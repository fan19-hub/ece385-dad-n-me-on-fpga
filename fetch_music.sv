==> flow/design.v <==
module Flash_Audio_Interface(  
    input logic Clk, Reset, data_over, Audio_Reset,
	 input logic play,loop,   
    input logic [22:0]  Start_Addr, 
	 input logic [22:0]  End_Addr, 
    input logic [7:0]  FL_DQ, 
    output logic        FL_OE_N, FL_RST_N, FL_WE_N, FL_CE_N,
    output logic [22:0] FL_ADDR,
    output logic [15:0] Audio_Data );
logic data_over_flag,new_data_over_flag,state_data_over;
enum logic [3:0] {HOLD, WAIT, FEED_IN, END} current_state, next_state;   
logic [22:0] NEW_ADDR;
logic [5:0] counter, inner_counter;
always_ff @( posedge  Clk) begin
    if (~play || ~Reset || Audio_Reset)begin
        current_state<=HOLD;
		  FL_ADDR <= Start_Addr;
		  counter <= 6'd0;
    end
    if (play && Reset) begin
        current_state <= next_state;
		  data_over_flag <= new_data_over_flag;
		  state_data_over <= data_over;
	     Audio_Data[10:3] <= FL_DQ;
	     FL_ADDR <= NEW_ADDR; 
		  counter <= inner_counter;
    end
end 	 
always_comb begin
    FL_RST_N= 1;
    FL_WE_N = 1;
    FL_CE_N = 0;
    FL_OE_N = 0;
end
always_comb begin
    if (data_over==1 && data_over_flag==0)
	     new_data_over_flag=1;
	 else
	     new_data_over_flag=0;
end
always_comb begin
    unique case(current_state)
	     HOLD:begin
		      if (data_over_flag && play)
				    next_state=WAIT;
				else
				    next_state=HOLD;
		  end
		  WAIT:begin
		      if (data_over_flag && counter == 6'd22)
					 next_state=FEED_IN;
				else
				    next_state=WAIT;	
        end
		  FEED_IN:begin
		      if (data_over_flag)begin
				    if (FL_ADDR==End_Addr) begin
					     next_state=END;
						  end
					 else begin
					     next_state=WAIT;
						  end
				end
				else begin
				    next_state=FEED_IN;
				end
		  end
	     END:begin
		      if (loop)
				    next_state=HOLD;
				else
				    next_state=END;
		  end
    endcase
end
always_comb begin
    NEW_ADDR=FL_ADDR;
	 inner_counter=counter;
    case(current_state)
	     HOLD:begin
		      NEW_ADDR=Start_Addr;
		  end
		  WAIT: begin
		      if (data_over_flag)begin
				    inner_counter=counter+6'd1;
				end
		  end
		  FEED_IN:begin
		      if (data_over_flag)begin
				    inner_counter=0;
				    NEW_ADDR=FL_ADDR+23'd1;
				end
		  end
		  END: begin
		      if (loop)
				    NEW_ADDR=Start_Addr;
				else 
				    NEW_ADDR=End_Addr;
		  end
    endcase
end
 endmodule
# From RTL to reports: Flash_Audio_Interface
# Tool output for the design above, in the order of the flow.
# Line numbers count from 1 in the design file above.
# Not given: --
[setup] top_module="Flash_Audio_Interface" clk_port="Clk" cell_library="sky130hd" corner="tt_025C_1v80"

# Word-level counts
# Yosys after proc, flatten, opt, wreduce and memory -nomap, before mapping. Memory bits, and registers merged into a memory's read port (data or address), are not among the register bits. Print and check cells are not counted. Equal cells are merged and count once.
[word_totals] reg_bits=42 elab_cells=48
[classes] add_sub_neg=2 mux=19 bitwise=3 reduce_and_logical=10 equal=9
[op_table] cell="23-bit 2-to-1 mux" n=4
[op_table] cell="23-bit parallel mux with 3-bit select" n=1
[op_table] cell="6-bit 2-to-1 mux" n=4
[op_table] cell="23-bit by 1-bit adder with 23-bit output with constant B" n=1
[op_table] cell="23-bit equality test" n=1
[op_table] cell="4-bit parallel mux with 4-bit select" n=1
[op_table] cell="6-bit parallel mux with 2-bit select" n=1
[op_table] cell="4-bit by 2-bit equality test with 1-bit output with constant B" n=2
[op_table] cell="4-bit 2-to-1 mux" n=2
[op_table] cell="2-bit 2-to-1 mux" n=4
[op_table] cell="3-bit inequality test with constant B" n=2
[op_table] cell="6-bit by 1-bit adder with 6-bit output with constant B" n=1
[op_table] cell="6-bit by 5-bit equality test with 1-bit output with constant B" n=1
[op_table] cell="1-bit logical AND" n=4
[op_table] cell="4-bit by 1-bit equality test with 1-bit output with constant B" n=1
[op_table] cell="4-bit by 1-bit inequality test with 1-bit output with constant B" n=1
[op_table] cell="4-bit zero test" n=1
[op_table] cell="4-bit AND reduction" n=1
[op_table] cell="1-bit NOT" n=3
[op_table] cell="3-bit by 1-bit inequality test with 1-bit output with constant B" n=1
[op_table] cell="3-bit AND reduction" n=1
[op_table] cell="1-bit logical OR" n=2
[op_table] cell="2-bit nonzero test" n=1
[op_table] cell="1-bit 2-to-1 mux" n=2

# Depth
# Longest topological path by Yosys (ltp), each cell counted once; first at word level (registers and memories cut), then after technology mapping (sequential cells cut; the memories' decode and read muxes count).
[logic_depth] depth_word=5 ABC_AREA=1 depth_mapped=10 depth_no_buf=10

# After synthesis
# Source: synth_stat.txt of the flow (Yosys; design flattened, memories mapped). It holds for the ABC_AREA given above (unset counts as 0); a run with the other value may have another netlist.
[types] cell="sky130_fd_sc_hd__edfxtp_1" n=38 area_total_um2=1.14E+03
[types] cell="sky130_fd_sc_hd__nand2_1" n=123 area_total_um2=461.693
[types] cell="sky130_fd_sc_hd__nor2_1" n=52 area_total_um2=195.187
[types] cell="sky130_fd_sc_hd__xnor2_1" n=20 area_total_um2=175.168
[types] cell="sky130_fd_sc_hd__inv_1" n=37 area_total_um2=138.883
[types] cell="sky130_fd_sc_hd__o21ai_0" n=25 area_total_um2=125.12
[types] cell="sky130_fd_sc_hd__nand3_1" n=24 area_total_um2=120.115
[types] cell="sky130_fd_sc_hd__buf_4" n=13 area_total_um2=97.594
[types] cell="sky130_fd_sc_hd__dfxtp_1" n=4 area_total_um2=80.077
[types] cell="sky130_fd_sc_hd__a21oi_1" n=12 area_total_um2=60.058
[types] cell="sky130_fd_sc_hd__nand4_1" n=9 area_total_um2=56.304
[types] cell="sky130_fd_sc_hd__nor2_4" n=4 area_total_um2=45.043
[types] cell="sky130_fd_sc_hd__nor2_2" n=7 area_total_um2=43.792
[types] cell="sky130_fd_sc_hd__ha_1" n=3 area_total_um2=37.536
[types] cell="sky130_fd_sc_hd__xor2_1" n=4 area_total_um2=35.034
[types] cell="sky130_fd_sc_hd__nand2_2" n=5 area_total_um2=31.28
[types] cell="sky130_fd_sc_hd__o22ai_1" n=4 area_total_um2=25.024
[types] cell="sky130_fd_sc_hd__o21bai_1" n=3 area_total_um2=22.522
# Not listed: further types 22, cells in them 39.
[mapped] buf_cells=20 seq_area_um2=1221.2 cells=426 yosys_area_um2=3134.3 ff_cells=42

# Path before layout
# Source: OpenSTA report_checks on the synthesized netlist (no wires, ideal clock, input and output delay 20% of the period each), path of least setup slack; recovery checks are left aside. Register names are those of the netlist, which keeps one name where synthesis merged equal registers.
[synth_timing] path_type="input to register" from="input port play" to="register FL_ADDR[0]" path_slack_ns=0.790 n_path_buf=0 period_ns=3.52 setup_ns=0.417 required_time_ns=3.103 input_delay_ns=0.704 launch_ns=0.704 driving_pins=5 arrival_time_ns=2.313 path_delay_ns=2.026 period_less_setup_slack_ns=2.73
# "path_delay_ns" is the arrival time less input delay plus setup time.
# "driving_pins": output pins that drive a net of the path, with the launching flip-flop's if there is one; two outputs of one cell count as two.
# "period_less_setup_slack_ns" is the clock period less the worst setup slack; recovery checks do not enter. This is arithmetic on one report: input and output delays are still those of the set period (20% each).
# Between the ends stands the longest chain of elaborated cells between them, by number of cells; it is not shown to be the way that was timed. Of several equally long chains one is given.
# A line is the first line of the expression or statement that the cell stems from. Yosys adds cells for indexed reads and writes and turns some case tables into memories.
# Only ways into the end's enable, where the timed path ends, are counted here.
[synth_via] path_cell_list="sky130_fd_sc_hd__nand2_1 -> sky130_fd_sc_hd__nor2_2 -> sky130_fd_sc_hd__inv_2 -> sky130_fd_sc_hd__nor2_1 -> sky130_fd_sc_hd__a31oi_1" elab_chain_cells=5 cells_between=8 lines_between=2 cone_classes="2 x eq/ne; 1 x logic; 5 x reduce/logical"
[synth_lines] item="start: declaration" line_no=3 rtl="input logic play,loop,"
[synth_lines] item="1-bit NOT" line_no=15 rtl="if (~play || ~Reset || Audio_Reset)begin"
[synth_lines] item="1-bit logical OR (2 in a row)" line_no=15
[synth_lines] item="2-bit nonzero test"
[synth_lines] item="3-bit AND reduction"
[synth_lines] item="end: assignment" line_no=17 rtl="FL_ADDR <= Start_Addr;"
[synth_lines] item="end: assignment" line_no=25 rtl="FL_ADDR <= NEW_ADDR;"
[synth_lines] item="end: declaration" line_no=8 rtl="output logic [22:0] FL_ADDR,"

# Worst path after layout
# From the final timing report of run 2: the path of least setup slack in the routed layout; clock arrival at registers is part of the times.
[layout_timing] path_type="input to register" from="input port loop" to="register FL_ADDR[22]" input_delay_ns=0.93 setup_ns=0.23 arrival_time_ns=3.37 period_ns=4.65 required_time_ns=4.73 driving_pins=7 launch_ns=0.93 path_slack_ns=1.36 n_path_buf=1
# Between the ends stands the longest chain of elaborated cells between them, by number of cells; it is not shown to be the way that was timed. Of several equally long chains one is given.
[layout_via] path_cell_list="sky130_fd_sc_hd__clkdlybuf4s50_1 -> sky130_fd_sc_hd__inv_1 -> sky130_fd_sc_hd__nand2_1 -> sky130_fd_sc_hd__inv_1 -> sky130_fd_sc_hd__a22o_1 -> sky130_fd_sc_hd__inv_1 -> sky130_fd_sc_hd__nand2_1" elab_chain_cells=3 cells_between=3 lines_between=3 cone_classes="3 x mux"
[layout_lines] item="start: declaration" line_no=3 rtl="input logic play,loop,"
[layout_lines] item="23-bit 2-to-1 mux" line_no=95 rtl="if (loop)"
[layout_lines] item="23-bit parallel mux with 3-bit select" line_no=79 rtl="case(current_state)"
[layout_lines] item="23-bit 2-to-1 mux" line_no=20 rtl="if (play && Reset) begin"
[layout_lines] item="end: assignment" line_no=17 rtl="FL_ADDR <= Start_Addr;"
[layout_lines] item="end: assignment" line_no=25 rtl="FL_ADDR <= NEW_ADDR;"
[layout_lines] item="end: declaration" line_no=8 rtl="output logic [22:0] FL_ADDR,"

# Module Flash_Audio_Interface, platform sky130hd: 2 stored runs of the flow (Yosys, OpenROAD) with differing settings, in no particular order. Input and output delays are each 20% of the period that was set; the output load is 0.01 pF.
# "achieved_period_ns" = clock period - worst setup slack. The figure is calculated, with input and output delays left at 20% of the set period.
# "worst_path_ns" means the part of the period allowed to the worst setup path (the constraints hold back 20% at inputs and 20% at outputs) less its slack; where the path has registers, the arrival times of their clocks count too.
# By "final_power_uw" is meant OpenSTA's value without simulated activity: inputs other than the clock are taken to toggle once in ten clock periods, and the tool carries that through the logic.
run="run 1" settings period_ns=2.04 CORE_UTILIZATION=71 PLACE_DENSITY_LB_ADDON=0.25 HOLD_SLACK_MARGIN=0.08 CORE_MARGIN=8 CELL_PAD_IN_SITES_GLOBAL_PLACEMENT=2 CAP_MARGIN=0 MIN_ROUTING_LAYER="met2" SLEW_MARGIN=20
run="run 1" outcome="stopped before the end: placement reported FLW-0024"
run="run 2" settings period_ns=4.65 CORE_UTILIZATION=67 SETUP_SLACK_MARGIN=0.06 PLACE_DENSITY=0.92 CELL_PAD_IN_SITES_GLOBAL_PLACEMENT=0 CELL_PAD_IN_SITES_DETAIL_PLACEMENT=0 ABC_AREA=1 GPL_TIMING_DRIVEN=1 CAP_MARGIN=35 SLEW_MARGIN=25 CORE_MARGIN=2
run="run 2" results worst_path_ns=2.36 critical_path_type="input to register" setupTns_ns=0.000 finalCellArea_um2=4111.4 final_power_uw=940.6 die_area_um2=5241.0 worst_hold_slack_ns=0.634 worst_setup_slack_ns=1.362 achieved_period_ns=3.288 post_synth_area_um2=3134.3 utilization_pct=92.5
